==> flow/design.v <==
module axi_stream_fifo #(
    parameter DATA_WIDTH = 32,
    parameter FIFO_DEPTH = 8
) (
    input  logic                    clk,
    input  logic                    rst_n,
    input  logic [DATA_WIDTH-1:0]   s_axis_tdata,
    input  logic                    s_axis_tvalid,
    output logic                    s_axis_tready,
    input  logic                    s_axis_tlast,
    output logic [DATA_WIDTH-1:0]   m_axis_tdata,
    output logic                    m_axis_tvalid,
    input  logic                    m_axis_tready,
    output logic                    m_axis_tlast
);
    localparam ADDR_WIDTH = $clog2(FIFO_DEPTH);
    logic [DATA_WIDTH:0] fifo_mem [0:FIFO_DEPTH-1];   
    logic [ADDR_WIDTH-1:0] wr_ptr;
    logic [ADDR_WIDTH-1:0] rd_ptr;
    logic [ADDR_WIDTH:0]   count;   
    logic full;
    logic empty;
    assign full  = (count == FIFO_DEPTH);
    assign empty = (count == 0);
    assign s_axis_tready = ~full;
    assign m_axis_tvalid = ~empty;
    assign m_axis_tdata = fifo_mem[rd_ptr][DATA_WIDTH-1:0];
    assign m_axis_tlast = fifo_mem[rd_ptr][DATA_WIDTH];
    wire write_en = s_axis_tvalid & s_axis_tready;
    always_ff @(posedge clk or negedge rst_n) begin
        if (!rst_n) begin
            wr_ptr <= '0;
        end else if (write_en) begin
            fifo_mem[wr_ptr] <= {s_axis_tlast, s_axis_tdata};
            wr_ptr <= wr_ptr + 1'b1;
        end
    end
    wire read_en = m_axis_tvalid & m_axis_tready;
    always_ff @(posedge clk or negedge rst_n) begin
        if (!rst_n) begin
            rd_ptr <= '0;
        end else if (read_en) begin
            rd_ptr <= rd_ptr + 1'b1;
        end
    end
    always_ff @(posedge clk or negedge rst_n) begin
        if (!rst_n) begin
            count <= '0;
        end else begin
            case ({write_en, read_en})
                2'b10:   count <= count + 1'b1;   
                2'b01:   count <= count - 1'b1;   
                default: count <= count;           
            endcase
        end
    end
endmodule
=== Reports on axi_stream_fifo ===
The steps from the RTL of axi_stream_fifo to its reports follow in flow order.
Lines are those of the file above, counted from 1.
Cell names lack the library's common part.
A cell with n/a has no value.

* Top: axi_stream_fifo
* Clock: clk
* Standard-cell library: sky130hd
* Library corner: tt_025C_1v80

=== Elaborated design ===
Yosys after proc, flatten, opt, wreduce and memory -nomap, before mapping. Print and check cells are not counted. Equal cells are merged and count once.

* Register bits: 274
* Word-level cells: 50
* Output and inout port bits: 35
* Input port bits: 37

* Bitwise gates (word level): 4
* Multiplexer cells: 2
* Equal/unequal tests: 17
* $add $sub $neg: 4
* Reduce/logical cells: 12

{| class="wikitable"
|+ Operator list
! cell !! count
|-
| parallel mux 33 bit (select 8 bit) || 1
|-
| == test 3 bit with constant B || 8
|-
| AND reduction 3 bit || 8
|-
| == test 3 x 2 -> 1 bit with constant B || 4
|-
| parallel mux 4 bit (select 2 bit) || 1
|-
| adder 3 x 1 -> 3 bit with constant B || 2
|-
| == test 3 x 1 -> 1 bit with constant B || 2
|-
| zero test 3 bit || 2
|-
| adder 4 x 1 -> 4 bit with constant B || 1
|-
| subtractor 4 x 1 -> 4 bit with constant B || 1
|-
| == test 4 bit with constant B || 1
|-
| zero test 4 bit || 1
|-
| AND 1 bit || 2
|-
| inverter 1 bit || 2
|-
| == test 2 x 1 -> 1 bit with constant B || 1
|-
| == test 2 bit with constant B || 1
|-
| nonzero test 2 bit || 1
|}

=== Logic depth ===
Longest topological path by Yosys (ltp), each cell counted once; first at word level (registers and memories cut), then after technology mapping (sequential cells cut; the memories' decode and read muxes count).

* Depth in word-level cells: 5
* ABC_AREA: 0
* Mapped depth: 11
* Depth with buffers taken out: 7

=== Mapped cells and area ===
The flow's flattened synthesis, as Yosys stat reports it; memories are mapped. The netlist is that of the ABC_AREA named above (0 if unset); the other value can give another one.
Totals and module areas in this step are rounded.

* Synthesis area: 10600 um^2
* Standard cells after synthesis: 644
* Flip-flop cells: 274

{| class="wikitable"
|+ Cells by type
! cell !! count !! area in all (um^2)
|-
| edfxtp_1 || 264 || 7.93E+03
|-
| a22oi_1 || 46 || 345.331
|-
| nand3_1 || 69 || 345.331
|-
| dfrtp_1 || 10 || 250.24
|-
| o22a_1 || 22 || 192.685
|-
| ha_1 || 15 || 187.68
|-
| clkbuf_1 || 38 || 142.637
|-
| nand4_1 || 22 || 137.632
|-
| o22ai_1 || 22 || 137.632
|-
| a22o_1 || 12 || 105.101
|-
| a221o_1 || 8 || 80.077
|-
| a222oi_1 || 8 || 80.077
|-
| a31oi_1 || 11 || 68.816
|-
| buf_6 || 5 || 56.304
|-
| mux2_2 || 5 || 56.304
|-
| nor3_1 || 11 || 55.053
|-
| o21ai_0 || 11 || 55.053
|-
| inv_1 || 13 || 48.797
|}

Not listed: further types 22, cells in them 52.

=== Worst setup path after synthesis ===
OpenSTA on the mapped netlist: ideal clock, no wires. The path of least setup slack (recovery checks aside). Input and output delay are each 20% of the period. Register names are those of the netlist, which keeps one name where synthesis merged equal registers.

* Path kind: in2reg
* Start point: input port rst_n
* End point: register fifo_mem[0][0]
* Path slack: 1171 ps
* Arrival time: 3797 ps
* Delay of the path: 3180 ps
* Time at the first pin: 1088 ps
* Driving pins on the path: 2
* Required time: 4969 ps
* External input delay: 1088 ps
* Setup time: 471 ps
* Period: 5440 ps
* Path buffers: 0
* Period reached after synthesis: 4269 ps

"delay of the path" = arrival - input delay + setup time.
"driving pins on the path": output pins that drive a net of the path, with the launching flip-flop's if there is one; two outputs of one cell count as two.
"period reached after synthesis" = period - worst setup slack (recovery checks aside). The figure is calculated, with input and output delays left at 20% of the set period.
Between the ends stands the longest chain of elaborated cells between them, by number of cells; it is not shown to be the way that was timed. Of several equally long chains one is given.
Each line given opens the expression or statement behind the cell; cells for indexed reads and writes are added by Yosys, which also makes memories of some case tables.

* Cells stage by stage: nand3_1 -> nor3b_1
* Length of the longest elaborated chain: 1
* Elaborated cells between the ends (all ways): 1
* Source lines of those cells: 0
* Those cells by class: 1 x reduce/logical

{| class="wikitable"
|+ RTL lines, path after synthesis
! element !! RTL line !! source
|-
| from (decl) || 6 || <nowiki>input  logic                    rst_n,</nowiki>
|-
| AND reduction 3 bit || n/a ||
|-
| to (assign) || 34 || <nowiki>fifo_mem[wr_ptr] <= {s_axis_tlast, s_axis_tdata};</nowiki>
|-
| to (decl) || 17 || <nowiki>logic [DATA_WIDTH:0] fifo_mem [0:FIFO_DEPTH-1];</nowiki>
|}

=== Timing after layout ===
From the final timing report of job 1: the path of least setup slack in the routed layout; clock arrival at registers is part of the times.
The path's times are printed in steps of 10 ps; the period is the one set.

* Path kind: reg2out
* Start point: register rd_ptr[0]
* End point: output port m_axis_tdata[22]
* Required time: 1960 ps
* Time at the first pin: 520 ps
* Path slack: -770 ps
* Driving pins on the path: 8
* Period: 2450 ps
* Path buffers: 2
* Arrival time: 2730 ps

Between the ends stands the longest chain of elaborated cells between them, by number of cells; it is not shown to be the way that was timed. Of several equally long chains one is given.

* Cells stage by stage: dfrtp_2 -> ha_4 -> ha_4 -> or4_4 -> or2_4 -> buf_12 -> o22a_1 -> buf_2
* Length of the longest elaborated chain: 2
* Elaborated cells between the ends (all ways): 9
* Those cells by class: 7 x eq/ne; 1 x mux; 1 x reduce/logical

{| class="wikitable"
|+ RTL lines, path post-layout
! element !! RTL line !! source
|-
| from (decl) || 19 || <nowiki>logic [ADDR_WIDTH-1:0] rd_ptr;</nowiki>
|-
| from (assign) || 41 || <nowiki>rd_ptr <= '0;</nowiki>
|-
| from (assign) || 43 || <nowiki>rd_ptr <= rd_ptr + 1'b1;</nowiki>
|-
| == test 3 bit || 27 || <nowiki>assign m_axis_tdata = fifo_mem[rd_ptr][DATA_WIDTH-1:0];</nowiki>
|-
| parallel mux 33 bit (select 8 bit) || 27 ||
|-
| to (decl) || 11 || <nowiki>output logic [DATA_WIDTH-1:0]   m_axis_tdata,</nowiki>
|}

## Implementation results

Module axi_stream_fifo, platform sky130hd: 2 stored runs of the flow (Yosys, OpenROAD) with differing settings, in no particular order. Input and output delays are each 20% of the period that was set; the output load is 0.01 pF.
"allowed time less slack (worst setup path)" is the time allowed to the run's worst setup path (the clock period less input and output delay, where it has them) less its slack. Clock arrival times count: a late capture clock shortens it, a late launch clock lengthens it.
"overall power" is the tool's figure for a default switching activity; nothing was simulated.
"allowed time less slack (worst setup path)" is given in steps of 10 ps.
Measured values are rounded.

=== Job 1 ===
{| class="wikitable"
! Setting !! Value
|-
| period_ns || 2.45
|-
| CORE_UTILIZATION || 52
|-
| SETUP_SLACK_MARGIN || 0.48
|-
| PLACE_DENSITY_LB_ADDON || 0.1
|-
| CORE_MARGIN || 2
|-
| CELL_PAD_IN_SITES_GLOBAL_PLACEMENT || 0
|-
| TNS_END_PERCENT || 55
|-
| CTS_CLUSTER_SIZE || 18
|-
| CAP_MARGIN || 20
|-
| SLEW_MARGIN || 20
|-
! Result !! Value
|-
| Post-synthesis cell area || 10600 um^2
|-
| Worst slack on setup checks || -772 ps
|-
| Allowed time less slack (worst setup path) || 2730 ps
|-
| Worst setup path kind || reg2out
|-
| Die area || 21600 um^2
|-
| Setup TNS || -23600 ps
|-
| Standard-cell area after routing || 13300 um^2
|-
| Overall power || 16.7 mW
|}

=== Job 2 ===
{| class="wikitable"
! Setting !! Value
|-
| period_ns || 3.94
|-
| CORE_UTILIZATION || 56
|-
| PLACE_DENSITY_LB_ADDON || 0.02
|-
| ABC_AREA || 1
|-
| CTS_CLUSTER_DIAMETER || 389
|-
| CAP_MARGIN || 30
|-
| SLEW_MARGIN || 20
|-
| CORE_MARGIN || 2
|-
! Result !! Value
|-
| Allowed time less slack (worst setup path) || 2900 ps
|-
| Worst setup path kind || reg2out
|-
| Setup TNS || 0 ps
|-
| Overall power || 9.39 mW
|-
| Die area || 20900 um^2
|-
| Worst slack on setup checks || 252 ps
|-
| Post-synthesis cell area || 11100 um^2
|-
| Standard-cell area after routing || 13000 um^2
|}
